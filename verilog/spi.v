==> flow/design.v <==
`timescale 1ns / 1ps
module spi #(
    parameter clk_divisor=8     
)
(
    input           clk,         
    input           rst,         
    input     [7:0] data_in,     
    output reg[7:0] data_out,    
    input           ready_send,  
    output          busy,        
    input           miso,        
    output          mosi,        
    output          sclk,        
    output          ss           
);
reg[ 3:0] sctr;
reg[ 7:0] data_in_reg;
reg[31:0] ctr;
assign ss   = sctr == 0;
assign sclk = !sctr[0] || ss;
assign mosi = data_in_reg[sctr >> 1];
assign busy = !ss;
always @(posedge clk) begin
    if (rst) begin
        sctr        <= 0;
        ctr         <= 0;
        data_out    <= 0;
    end else if (ready_send && !sctr) begin
        data_in_reg <= data_in;
        sctr        <= 15;
        ctr         <= 0;
    end else if (sctr && ctr + 1 == clk_divisor >> 1) begin
        ctr <= 0;
        if (sctr[0])
            data_out[sctr >> 1] <= miso;
        sctr <= sctr - 1;
    end else if (sctr) begin
        ctr <= ctr + 1;
    end
end
endmodule
* Reports on spi
Tool output for the design above, in the order of the flow.
Line numbers count from 1 in the design file above.
Operators: Yosys type, input widths -> output width; for muxes data width and select width s.
Cell names lack the library's common part.
A cell with n/a has no value.
- Top :: spi
- Clock :: clk
- Library :: sky130hd
- Timing corner :: tt_025C_1v80

* After elaboration
Source: Yosys, flattened and elaborated, memories not mapped. Widths are those after wreduce. Registers that Yosys merges into a memory's read port (data or address) are not register bits. Print and check cells do not count. Equal cells are merged and count once.
- Shifts and indexed selects :: 3
- Add/sub/neg operators :: 3
- Equal/unequal tests :: 1
- Multiplexer cells :: 2
- Bitwise gates (word level) :: 5
- Reductions and logical operators :: 11
** Operators by type and width (count)
- $add 32x1->32 const B :: 1
- $eq 32x3->1 const B :: 1
- $shift 1x5->8 :: 1
- $shift 1x5->8 const A :: 1
- $shiftx 8x3->1 :: 1
- $and 8x8->8 :: 1
- $or 8x8->8 :: 1
- $not 8->8 :: 1
- $mux 4 :: 2
- $neg 3->5 :: 1
- $sub 4x1->4 const B :: 1
- $logic_and 4x1->1 :: 1
- $logic_not 4->1 :: 1
- $reduce_bool 4->1 :: 1
- $reduce_and 3->1 :: 1
- $reduce_or 3->1 :: 1
- $not 1->1 :: 2
- $logic_not 1->1 :: 2
- $reduce_and 2->1 :: 1
- $reduce_bool 2->1 :: 1
- $logic_and 1x1->1 :: 1
- $logic_or 1x1->1 :: 1
- Elaborated cells :: 29
- Register bits :: 52
- Input bits :: 12
- Output and inout bits :: 12

* Logic depth
Longest topological path by Yosys (ltp), each cell counted once; first at word level (registers and memories cut), then after technology mapping (sequential cells cut; the memories' decode and read muxes count).
- Depth in word-level cells :: 5
- ABC_AREA :: 0
- Mapped depth :: 13
- Depth with buffers taken out :: 10

* After synthesis
Yosys stat after the flow's synthesis: flattened, memories mapped to cells. It holds for the ABC_AREA given above (unset counts as 0); a run with the other value may have another netlist.
Totals and module areas in this step are rounded.
- Sequential part of the area :: 0.0011 sq mm
- Buffer cells :: 30
- Mapped cells :: 370
- Mapped flip-flops :: 52
- Cell area after synthesis :: 0.0032 sq mm
** Cells by type
- dfxtp_1 :: count 44, area in all 880.845 sq um
- xnor2_1 :: count 29, area in all 253.994 sq um
- edfxtp_1 :: count 8, area in all 240.23 sq um
- nor2_1 :: count 52, area in all 195.187 sq um
- nand4_1 :: count 25, area in all 156.4 sq um
- xor2_1 :: count 17, area in all 148.893 sq um
- nand2_1 :: count 29, area in all 108.854 sq um
- ha_1 :: count 7, area in all 87.584 sq um
- nand3_1 :: count 16, area in all 80.077 sq um
- nor3_1 :: count 15, area in all 75.072 sq um
- o21ai_0 :: count 14, area in all 70.067 sq um
- clkbuf_8 :: count 5, area in all 68.816 sq um
- buf_6 :: count 6, area in all 67.565 sq um
- nor4_1 :: count 8, area in all 50.048 sq um
- mux4_2 :: count 2, area in all 45.043 sq um
- nand4_4 :: count 2, area in all 42.541 sq um
- nor2b_1 :: count 5, area in all 31.28 sq um
- or3_1 :: count 5, area in all 31.28 sq um
Other cell types: 43; their cells: 81.

* Worst setup path after synthesis
Path of least setup slack by OpenSTA after synthesis, without wires, with an ideal clock, recovery checks aside; 20% of the period is set as input and as output delay. Where synthesis merged equal registers, the netlist keeps one of their names.
- Path type :: register to register
- Start point :: register sctr[1]
- End point :: register sctr[3]
- Required time :: 2.729 ns
- Data arrival time :: 2.707 ns
- Library setup time :: 0.121 ns
- Path buffers :: 1
- Period :: 2.85 ns
- Path slack :: 0.023 ns
- Path delay :: 2.828 ns
- Stages on the path :: 12
- Time at the first pin :: 0.000 ns
- Synthesis period reached :: 2.827 ns
"path delay" = arrival - input delay + setup time.
"stages on the path" counts driving pins, that of a launching flip-flop among them; a cell with two outputs on the path counts twice.
"synthesis period reached" is the clock period less the worst setup slack; recovery checks do not enter. This is arithmetic on one report: input and output delays are still those of the set period (20% each).
The rows between start and end are the longest chain of elaborated cells between them; the timing report does not say that the signal goes this way. Where chains are equally long, one stands for them.
A line is the first line of the expression or statement that the cell stems from. Yosys adds cells for indexed reads and writes and turns some case tables into memories.
At most two assigning lines are given for a register; there are more.
- Path through :: dfxtp_1 inv_1 ha_1 or3b_2 clkbuf_1 nand2_1 a2111oi_0 o2111ai_1 a211oi_1 nand4_2 nor3b_1 mux2_2
- Cells in the longest elaborated chain :: 3
- Elaborated cells between the ends (all ways) :: 7
- Those cells by class :: add/sub: 1; mux: 2; reduce/logical: 4
** RTL lines, path post-synthesis
- from (decl) :: RTL line 17 : reg[ 3:0] sctr;
- from (assign) :: RTL line 26 : sctr        <= 0;
- from (assign) :: RTL line 37 : sctr <= sctr - 1;
- $sub 4x1->4 :: RTL line 37
- $mux 4 :: RTL line 33 : end else if (sctr && ctr + 1 == clk_divisor >> 1) begin
- $mux 4 :: RTL line 29 : end else if (ready_send && !sctr) begin
- to (assign) :: RTL line 31 : sctr        <= 15;
- to (assign) :: RTL line 37
- to (decl) :: RTL line 17

* Worst path after layout
Path of least setup slack in the final report of flow run A (OpenROAD, finished layout, wires in). Where an end is a register, its clock arrival counts in the times.
- Path type :: register to register
- Start point :: register sctr[1]
- End point :: register ctr[17]
- Stages on the path :: 12
- Time at the first pin :: 0.32 ns
- Library setup time :: 0.11 ns
- Data arrival time :: 4.51 ns
- Path slack :: 1.71 ns
- Path buffers :: 1
- Required time :: 6.22 ns
- Period :: 6.01 ns
The rows between start and end are the longest chain of elaborated cells between them; the timing report does not say that the signal goes this way. Where chains are equally long, one stands for them.
At most two assigning lines are given for a register; there are more.
- Path through :: dfxtp_1 inv_1 ha_1 or3b_2 nand2_1 a2111oi_0 o2111ai_1 a211oi_1 nand4_2 nand3b_1 buf_6 nor2_1
- Cells in the longest elaborated chain :: 3
- Elaborated cells between the ends (all ways) :: 5
- Those cells by class :: reduce/logical: 5
** RTL lines, path after layout
- from (decl) :: RTL line 17 : reg[ 3:0] sctr;
- from (assign) :: RTL line 26 : sctr        <= 0;
- from (assign) :: RTL line 37 : sctr <= sctr - 1;
- $logic_not 4->1 :: RTL line 29 : end else if (ready_send && !sctr) begin
- $logic_and 1x1->1 :: RTL line 29
- $reduce_or 3->1
- to (assign) :: RTL line 27 : ctr         <= 0;
- to (assign) :: RTL line 39 : ctr <= ctr + 1;
- to (decl) :: RTL line 19 : reg[31:0] ctr;

Ticket comment

Settings and measured results of 2 stored flow runs for module spi (sky130hd), not sorted in any way. The constraints put input and output delay at 20% of the set period each and load the outputs with 0.01 pF.
By "period reached" is meant the clock period of the run minus its worst setup slack. This is arithmetic on one report: input and output delays are still those of the set period (20% each).
"worst setup path time" is the time allowed to the run's worst setup path (the clock period less input and output delay, where it has them) less its slack. Clock arrival times count: a late capture clock shortens it, a late launch clock lengthens it.
"total power after layout" is the tool's figure for a default switching activity; nothing was simulated.
Results are given in rounded form.

* Flow run A
** Files
==> flow/run.sh <==
#!/bin/bash
# the make line also repeats the synthesis and layout settings of config.mk as NAME=value (left out here)
make -C /OpenROAD-flow-scripts/flow DESIGN_CONFIG=/design/flow/config.mk WORK_HOME=/design/flow/orfs CLKGATE_MAP_FILE= finish
==> flow/config.mk <==
export PLATFORM = sky130hd
export DESIGN_NAME = spi
export DESIGN_NICKNAME = spi
export VERILOG_FILES = /design/flow/design.v
export SDC_FILE = /design/flow/constraint.sdc
export NUM_CORES = 4
export LEC_CHECK = 0
export ABC_AREA = 0
export CAP_MARGIN = 5
export CELL_PAD_IN_SITES_DETAIL_PLACEMENT = 1
export CORE_MARGIN = 5
export CORE_UTILIZATION = 60
export CTS_CLUSTER_SIZE = 45
export GPL_ROUTABILITY_DRIVEN = 0
export MIN_ROUTING_LAYER = met2
export PLACE_DENSITY = 0.95
export SETUP_SLACK_MARGIN = 0.39
export SLEW_MARGIN = 20
==> flow/constraint.sdc <==
create_clock -name core_clock -period 6.01 [get_ports {clk}]
set_input_delay 1.2020 -clock core_clock [delete_from_list [all_inputs] [get_ports {clk}]]
set_output_delay 1.2020 -clock core_clock [all_outputs]
set_load 0.01 [all_outputs]
** Results
- Synthesis area :: 0.0032 sq mm
- Full die area :: 0.0069 sq mm
- Standard-cell area after routing :: 0.0034 sq mm
- Utilization in the final report :: 0.66
- Worst setup slack after layout :: 1.7 ns
- Total power after layout :: 1,000 µW
- Period reached :: 4.299 ns
- Worst setup path time :: 4.30 ns
- Worst setup path type :: register to register

* Flow run B
** Files
==> flow/run.sh <==
#!/bin/bash
# the make line also repeats the synthesis and layout settings of config.mk as NAME=value (left out here)
make -C /OpenROAD-flow-scripts/flow DESIGN_CONFIG=/design/flow/config.mk WORK_HOME=/design/flow/orfs CLKGATE_MAP_FILE= finish
==> flow/config.mk <==
export PLATFORM = sky130hd
export DESIGN_NAME = spi
export DESIGN_NICKNAME = spi
export VERILOG_FILES = /design/flow/design.v
export SDC_FILE = /design/flow/constraint.sdc
export NUM_CORES = 4
export LEC_CHECK = 0
export CAP_MARGIN = 20
export CORE_MARGIN = 2
export CORE_UTILIZATION = 40
export SLEW_MARGIN = 20
==> flow/constraint.sdc <==
create_clock -name core_clock -period 5.69 [get_ports {clk}]
set_input_delay 1.1380 -clock core_clock [delete_from_list [all_inputs] [get_ports {clk}]]
set_output_delay 1.1380 -clock core_clock [all_outputs]
set_load 0.01 [all_outputs]
** Results
- Synthesis area :: 0.0032 sq mm
- Full die area :: 0.0088 sq mm
- Standard-cell area after routing :: 0.0035 sq mm
- Utilization in the final report :: 0.44
- Worst setup slack after layout :: 1.9 ns
- Total power after layout :: 1,000 µW
- Period reached :: 3.755 ns
- Worst setup path time :: 2.62 ns
- Worst setup path type :: register to output
