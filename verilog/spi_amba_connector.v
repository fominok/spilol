==> flow/design.v <==
`timescale 1ns / 1ps
module spi_amba_connector(
    input             clk,
    input             rst,
    input             hwrite,
    input      [31:0] hwdata,
    input      [31:0] haddr,
    input             hsel,
    output     [31:0] hrdata,
    input      [ 7:0] spi_data_out,
    input             spi_busy,
    output reg [ 7:0] spi_data_in,
    output reg        spi_ready_send
);
reg [7:0] spi_data_out_reg;
reg [7:0] spi_data_in_reg;
assign hrdata = {{25'b0, phase || spi_busy || spi_ready_send, spi_busy ? spi_data_out_reg : spi_data_out}};
localparam IDLE = 0, DATA = 1;
reg phase;
always @(posedge clk) begin
    if (rst) begin
        spi_data_in <= 0;
        spi_ready_send <= 0;
        phase <= 0;
    end else if (spi_ready_send && spi_busy) begin
        spi_ready_send <= 0;
    end else if (!spi_ready_send && !spi_busy) begin
          if (!phase) begin
              if (hsel && haddr[15:0] == 'h0000 && hwrite) phase <= 1;
          end else begin
              spi_data_out_reg <= spi_data_in;
              spi_data_in <= spi_data_in_reg;
              spi_ready_send <= 1;
              phase <= 0;
          end
    end
end
always @(negedge clk) begin
    if (phase) spi_data_in_reg <= hwdata[7:0];
end
endmodule
[Tool chain data of spi_amba_connector]
What the tools print for spi_amba_connector, step after step.
Line numbers count from 1 in the design file above.
Library cell names are shortened.
Not given: -
Set-up
  top: spi_amba_connector
  clock port: clk
  standard-cell library: sky130hd
  corner: tt_025C_1v80

[Word level]
Source: Yosys, flattened and elaborated, memories not mapped. Widths are those after wreduce. Registers that Yosys merges into a memory's read port (data or address) are not register bits. Print and check cells do not count. Equal cells are merged and count once.
Storage and ports
  flip-flop bits (word level): 26
  input bits: 77
  output and inout port bits: 41
  cells after elaboration: 24
Operators by class
  multiplexer cells: 3
  bitwise operators: 2
  reductions and logical operators: 14
Operators by type and width (count)
  16-bit logical NOT: 1
  8-bit 2-to-1 mux: 1
  1-bit logical AND: 4
  2-bit AND reduction: 2
  4-bit AND reduction: 1
  3-bit AND reduction: 1
  1-bit logical OR: 2
  1-bit NOT: 2
  1-bit logical NOT: 2
  2-bit OR reduction: 1
  1-bit 2-to-1 mux: 2

[Depth]
Longest topological path by Yosys (ltp), each cell counted once; first at word level (registers and memories cut), then after technology mapping (sequential cells cut; the memories' decode and read muxes count).
Depth
  word-level depth: 5
  ABC_AREA: 0
  gate-level depth with buffers: 4
  gate-level depth less buffers: 3

[Netlist]
Source: synth_stat.txt of the flow (Yosys; design flattened, memories mapped). It holds for the ABC_AREA given above (unset counts as 0); a run with the other value may have another netlist.
Synthesis totals
  cells in the netlist: 93
  mapped area: 1178.6 µm²
  sequential area: 680.7 µm²
  mapped flip-flops: 26
  buffer cells: 26
Cells by type
  edfxtp_1: count 16, total area 480.461 µm²
  dfxtp_1: count 10, total area 200.192 µm²
  buf_4: count 24, total area 180.173 µm²
  mux2_2: count 8, total area 90.086 µm²
  mux2i_1: count 8, total area 80.077 µm²
  nor2_1: count 9, total area 33.782 µm²
  nor4_1: count 4, total area 25.024 µm²
  o41ai_2: count 1, total area 16.266 µm²
  or3_4: count 1, total area 11.261 µm²
  inv_1: count 2, total area 7.507 µm²
  nand2_1: count 2, total area 7.507 µm²
  nand3b_1: count 1, total area 7.507 µm²
  nor3b_1: count 1, total area 7.507 µm²
  o211ai_1: count 1, total area 7.507 µm²
  and2_1: count 1, total area 6.256 µm²
  buf_2: count 1, total area 5.005 µm²
  nor3_1: count 1, total area 5.005 µm²
  clkbuf_1: count 1, total area 3.754 µm²
  conb_1: count 1, total area 3.754 µm²

Data sheet: physical implementation of spi_amba_connector

Design spi_amba_connector on sky130hd. What follows are 2 stored runs of the flow, each under its own settings; their order means nothing. The constraints put input and output delay at 20% of the set period each and load the outputs with 0.01 pF.
"finish__power__total": no workload was simulated; the value follows from the tool's default switching activity.

Flow files of record 1
==> flow/run.sh <==
#!/bin/bash
# the make line also repeats the synthesis and layout settings of config.mk as NAME=value (left out here)
make -C /OpenROAD-flow-scripts/flow DESIGN_CONFIG=/design/flow/config.mk WORK_HOME=/design/flow/orfs CLKGATE_MAP_FILE= finish
==> flow/config.mk <==
export PLATFORM = sky130hd
export DESIGN_NAME = spi_amba_connector
export DESIGN_NICKNAME = spi_amba_connector
export VERILOG_FILES = /design/flow/design.v
export SDC_FILE = /design/flow/constraint.sdc
export NUM_CORES = 4
export LEC_CHECK = 0
export ABC_AREA = 0
export CAP_MARGIN = 20
export CELL_PAD_IN_SITES_DETAIL_PLACEMENT = 0
export CORE_MARGIN = 2
export CORE_UTILIZATION = 71
export MAX_ROUTING_LAYER = met4
export SETUP_SLACK_MARGIN = 0.32
export SLEW_MARGIN = 30
==> flow/constraint.sdc <==
create_clock -name core_clock -period 3.26 [get_ports {clk}]
set_input_delay 0.6520 -clock core_clock [delete_from_list [all_inputs] [get_ports {clk}]]
set_output_delay 0.6520 -clock core_clock [all_outputs]
set_load 0.01 [all_outputs]

report of record 1: did not finish, place, GPL-0301

Flow files of record 2
==> flow/run.sh <==
#!/bin/bash
# the make line also repeats the synthesis and layout settings of config.mk as NAME=value (left out here)
make -C /OpenROAD-flow-scripts/flow DESIGN_CONFIG=/design/flow/config.mk WORK_HOME=/design/flow/orfs CLKGATE_MAP_FILE= finish
==> flow/config.mk <==
export PLATFORM = sky130hd
export DESIGN_NAME = spi_amba_connector
export DESIGN_NICKNAME = spi_amba_connector
export VERILOG_FILES = /design/flow/design.v
export SDC_FILE = /design/flow/constraint.sdc
export NUM_CORES = 4
export LEC_CHECK = 0
export CAP_MARGIN = 35
export CELL_PAD_IN_SITES_DETAIL_PLACEMENT = 0
export CORE_ASPECT_RATIO = 0.83
export CORE_MARGIN = 2
export CORE_UTILIZATION = 22
export CTS_CLUSTER_DIAMETER = 277
export GPL_ROUTABILITY_DRIVEN = 1
export GPL_TIMING_DRIVEN = 1
export MAX_ROUTING_LAYER = met4
export PLACE_DENSITY_LB_ADDON = 0.16
export SETUP_SLACK_MARGIN = 0.2
export SLEW_MARGIN = 20
==> flow/constraint.sdc <==
create_clock -name core_clock -period 2.42 [get_ports {clk}]
set_input_delay 0.4840 -clock core_clock [delete_from_list [all_inputs] [get_ports {clk}]]
set_output_delay 0.4840 -clock core_clock [all_outputs]
set_load 0.01 [all_outputs]

report of record 2
yosys chip area after synthesis (um^2): 1178.6
finish__design__die__area: 5961.6
finish__design__instance__area__stdcell: 1795.5
finish__design__instance__utilization: 0.3436
finish__timing__setup__ws: 0.300
finish__timing__setup__tns: 0.000
finish__timing__hold__ws: 0.475
finish__power__total: 8.605e-04
