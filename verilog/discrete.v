==> flow/design.v <==
module quantum(
        input         clk,
        input         rst,
        input         hwrite,
        input [31:0]  hwdata,
        input [31:0]  haddr,
        input         hsel,
        output reg[31:0]  hrdata,
        output[127:0] data,
        input [127:0] ro_data
);
reg[15:0] dataA[7:0];
assign data = {dataA[7], dataA[6], dataA[5], dataA[4],
	dataA[3], dataA[2], dataA[1], dataA[0]};
wire[15:0] rodataA[7:0];
assign {rodataA[7], rodataA[6], rodataA[5], rodataA[4],
	rodataA[3], rodataA[2], rodataA[1], rodataA[0]} = {
	ro_data[127:112], ro_data[111:96],
	ro_data[95 :80],  ro_data[79:64],
	ro_data[63 :48],  ro_data[47:32],
	ro_data[31 :16],  ro_data[15:0]
};
reg ctr;
reg write;
wire[2:0] raddr = haddr[4:2];
always @(*) begin
	if (haddr[15:0] >= 'h20 && haddr[15:0] < 'h40) begin
		hrdata = rodataA[raddr];
	end else if (haddr[15:0] < 'h20) begin
		hrdata = dataA[raddr];
	end else begin
                hrdata = 0;
        end
end
always @(posedge clk) begin
	if (rst) begin
		ctr <= 0;
		write <= 0;
	end else if (ctr) begin
		ctr <= 0;
		if (write && haddr[15:0] < 'h20)
			dataA[raddr] <= hwdata;
	end else begin
		ctr   <= hsel;
		write <= hwrite;
	end
end
endmodule
From RTL to reports: quantum. Tool output for the design above, in the order of the flow. Line numbers count from 1 in the design file above. Library cell names are shortened. The mark - stands for no value.

Top: quantum. Clock port: clk. Cell library: sky130hd. Corner: tt_025C_1v80.

After elaboration. Counts by Yosys on the flattened word-level netlist (proc, flatten, opt, wreduce; memories kept). Register bits leave out memories and registers merged into their read ports (data or address); mux counts leave out enables and synchronous resets folded into registers. Print and check cells are left out. Cells with the same type and inputs are merged into one. Memory sizes are those after Yosys's memory passes, which may raise the word count (mostly to a power of two), join words into wider ones and drop unused or constant bits.

Under register bits after elaboration stands 2. The figure for RAM bits is 128. The figure for memories is 1. The entry for input bits reads 196. For output and inout bits the number is 160. Under elaborated cells stands 29.

Memories: dataA (words 8, width 16, line 12) `reg[15:0] dataA[7:0];`.

For order comparisons the number is 3. The entry for equality and inequality tests reads 7. Under muxes and demuxes stands 12. Reduce/logical cells: 4.

Operator list (count): 16-bit case mux with 8-bit select (1); 16-bit 2-to-1 mux (5); 16-bit by 6-bit greater-or-equal comparator with 1-bit output (second input constant) (1); 16-bit by 6-bit < comparator with 1-bit output (second input constant) (1); 16-bit by 7-bit < comparator with 1-bit output (second input constant) (1); 3-bit == test (second input constant) (4); 3-bit 2-to-1 mux (3); 3-bit by 2-bit == test with 1-bit output (second input constant) (2); 3-bit by 1-bit == test with 1-bit output (second input constant) (1); 3-bit zero test (1); 1-bit 2-to-1 mux (3); 1-bit logical AND (2); 2-bit OR reduction (1).

Logic depth. Depth = most cells in a row (Yosys ltp): at word level without a register or memory, in the mapped netlist without a sequential cell, where the memories' decode and read muxes count.

Under word-level depth stands 5. Under ABC_AREA stands 0. The figure for mapped depth is 7. Mapped depth without buffers: 4.

After synthesis. The flow's flattened synthesis, as Yosys stat reports it; memories are mapped. The netlist is that of the ABC_AREA named above (0 if unset); the other value can give another one. The area totals of this step are shown rounded.

For cells in the netlist the number is 474. The entry for mapped area reads 6600 µm². The entry for sequential part of the area reads 3900 µm². For flip-flops the number is 130.

Cell types: edfxtp_1 (count 128, area in all 3.84E+03 µm²); mux4_2 (count 18, area in all 405.389 µm²); mux2i_1 (count 32, area in all 320.307 µm²); o32ai_2 (count 10, area in all 162.656 µm²); and3b_1 (count 14, area in all 122.618 µm²); buf_4 (count 16, area in all 120.115 µm²); clkbuf_1 (count 29, area in all 108.854 µm²); o21ai_0 (count 20, area in all 100.096 µm²); a2bb2oi_1 (count 11, area in all 96.342 µm²); nor2_1 (count 24, area in all 90.086 µm²); nor2b_1 (count 12, area in all 75.072 µm²); o221ai_1 (count 8, area in all 70.067 µm²); and3_1 (count 11, area in all 68.816 µm²); nand3_1 (count 13, area in all 65.062 µm²); and4_1 (count 7, area in all 61.309 µm²); o2bb2ai_1 (count 7, area in all 61.309 µm²); nand3b_1 (count 8, area in all 60.058 µm²); nor3b_1 (count 8, area in all 60.058 µm²).

Not listed: further types 28, cells in them 98.

Path before layout. Path of least setup slack by OpenSTA after synthesis, without wires, with an ideal clock, recovery checks aside; 20% of the period is set as input and as output delay. Where synthesis merged equal registers, the netlist keeps one of their names.

Path type: input -> register. Start: input port haddr[11]. End: memory dataA[2][0]. For period the number is 4350 ps. Input delay: 870 ps. Setup time: 430 ps. The entry for data arrival time reads 3559 ps. Data required time: 3920 ps. Path slack: 360 ps. The figure for delay of the path is 3119 ps. Under stages stands 4. For buffers on the path the number is 0. The entry for period reached after synthesis reads 3990 ps.

"delay of the path" = arrival - input delay + setup time. "stages": output pins that drive a net of the path, with the launching flip-flop's if there is one; two outputs of one cell count as two. "period reached after synthesis" is the clock period less the worst setup slack; recovery checks do not enter. This is arithmetic on one report: input and output delays are still those of the set period (20% each). Between the ends stands the longest chain of elaborated cells between them, by number of cells; it is not shown to be the way that was timed. Of several equally long chains one is given. A line is the first line of the expression or statement that the cell stems from. Yosys adds cells for indexed reads and writes and turns some case tables into memories. The path ends at the enable pin of a flip-flop; only ways to that pin are counted.

Path through: or4_4 -> nor4_2 -> nand2_1 -> nor4_1. The entry for length of the longest elaborated chain reads 5.

Ends and longest elaborated chain, after synthesis: start: declaration (line 6) `input [31:0]  haddr,`; 16-bit by 6-bit < comparator with 1-bit output (line 41) `if (write && haddr[15:0] < 'h20)`; 1-bit logical AND (line 41); 3-bit 2-to-1 mux (line 41); 3-bit 2-to-1 mux (line 39) `end else if (ctr) begin`; 3-bit 2-to-1 mux (line 36) `if (rst) begin`; end: declaration (line 12) `reg[15:0] dataA[7:0];`.

Path in the finished layout. From the final timing report of record 1: the path of least setup slack in the routed layout; clock arrival at registers is part of the times. The report prints the path's times to 10 ps; the period is as set.

Path type: input -> output. Start: input port haddr[3]. End: output port hrdata[15]. For period the number is 7310 ps. Input delay: 1460 ps. The figure for external output delay is 1460 ps. The entry for data arrival time reads 4470 ps. Data required time: 5850 ps. Path slack: 1380 ps. Under stages stands 6. For buffers on the path the number is 2.

Between the ends stands the longest chain of elaborated cells between them, by number of cells; it is not shown to be the way that was timed. Of several equally long chains one is given.

Path through: buf_4 -> inv_1 -> o221a_2 -> nor4_1 -> o32ai_1 -> clkdlybuf4s50_1. The entry for length of the longest elaborated chain reads 3.

Ends and longest elaborated chain, after layout: start: declaration (line 6) `input [31:0]  haddr,`; 16-bit by 6-bit < comparator with 1-bit output (line 29) `end else if (haddr[15:0] < 'h20) begin`; 16-bit 2-to-1 mux (line 29); 16-bit 2-to-1 mux (line 27) `if (haddr[15:0] >= 'h20 && haddr[15:0] < 'h40) begin`; end: declaration (line 8) `output reg[31:0]  hrdata,`.

Record of 2 stored runs of the RTL-to-layout flow on quantum, platform sky130hd. The runs are unordered. Constraints: input delay and output delay 20% of the set period each, output load 0.01 pF. "period achieved" means the clock period less the worst setup slack. The figure is calculated, with input and output delays left at 20% of the set period. "allowed time less slack (worst setup path)" is the time allowed to the run's worst setup path (the clock period less input and output delay, where it has them) less its slack. Clock arrival times count: a late capture clock shortens it, a late launch clock lengthens it. "total power of the final layout" is the tool's figure for a default switching activity; nothing was simulated. "allowed time less slack (worst setup path)" is given in steps of 10 ps. Results are given in rounded form.

Files of record 1:
==> flow/run.sh <==
#!/bin/bash
# the make line also repeats the synthesis and layout settings of config.mk as NAME=value (left out here)
make -C /OpenROAD-flow-scripts/flow DESIGN_CONFIG=/design/flow/config.mk WORK_HOME=/design/flow/orfs CLKGATE_MAP_FILE= finish
==> flow/config.mk <==
export PLATFORM = sky130hd
export DESIGN_NAME = quantum
export DESIGN_NICKNAME = quantum
export VERILOG_FILES = /design/flow/design.v
export SDC_FILE = /design/flow/constraint.sdc
export NUM_CORES = 4
export LEC_CHECK = 0
export CAP_MARGIN = 20
export CORE_MARGIN = 7
export CORE_UTILIZATION = 32
export CTS_CLUSTER_SIZE = 48
export HOLD_SLACK_MARGIN = 0.07
export MAX_ROUTING_LAYER = met4
export MIN_ROUTING_LAYER = met1
export PLACE_DENSITY = 0.4
export SLEW_MARGIN = 20
==> flow/constraint.sdc <==
create_clock -name core_clock -period 7.31 [get_ports {clk}]
set_input_delay 1.4620 -clock core_clock [delete_from_list [all_inputs] [get_ports {clk}]]
set_output_delay 1.4620 -clock core_clock [all_outputs]
set_load 0.01 [all_outputs]

Results of record 1. The standard-cell area after layout stands at 11000 µm². The worst hold slack reads 450 ps. The period achieved reads 5928 ps. The full die area stands at 25000 µm². The lowest setup slack comes to 1400 ps. The utilization of the finished layout stands at 0.52. For the area of the synthesized netlist the run shows 6600 µm². The measured allowed time less slack (worst setup path) is 3000 ps. Kind of the worst setup path: input -> output. The sum of negative setup slack stands at 0 ps. The total power of the final layout comes to 2000 µW.

Files of record 2:
==> flow/run.sh <==
#!/bin/bash
# the make line also repeats the synthesis and layout settings of config.mk as NAME=value (left out here)
make -C /OpenROAD-flow-scripts/flow DESIGN_CONFIG=/design/flow/config.mk WORK_HOME=/design/flow/orfs CLKGATE_MAP_FILE= finish
==> flow/config.mk <==
export PLATFORM = sky130hd
export DESIGN_NAME = quantum
export DESIGN_NICKNAME = quantum
export VERILOG_FILES = /design/flow/design.v
export SDC_FILE = /design/flow/constraint.sdc
export NUM_CORES = 4
export LEC_CHECK = 0
export ABC_AREA = 0
export CAP_MARGIN = 40
export CELL_PAD_IN_SITES_GLOBAL_PLACEMENT = 1
export CORE_ASPECT_RATIO = 0.92
export CORE_MARGIN = 2
export CORE_UTILIZATION = 21
export CTS_CLUSTER_SIZE = 22
export GPL_TIMING_DRIVEN = 0
export MIN_ROUTING_LAYER = met2
export SLEW_MARGIN = 15
export TNS_END_PERCENT = 85
==> flow/constraint.sdc <==
create_clock -name core_clock -period 2.78 [get_ports {clk}]
set_input_delay 0.5560 -clock core_clock [delete_from_list [all_inputs] [get_ports {clk}]]
set_output_delay 0.5560 -clock core_clock [all_outputs]
set_load 0.01 [all_outputs]

Results of record 2. The standard-cell area after layout stands at 12000 µm². The worst hold slack reads 430 ps. The period achieved reads 3039 ps. The full die area stands at 33000 µm². The lowest setup slack comes to -260 ps. The utilization of the finished layout stands at 0.38. For the area of the synthesized netlist the run shows 6600 µm². The measured allowed time less slack (worst setup path) is 1930 ps. Kind of the worst setup path: input -> output. The sum of negative setup slack stands at -3400 ps. The total power of the final layout comes to 5200 µW.
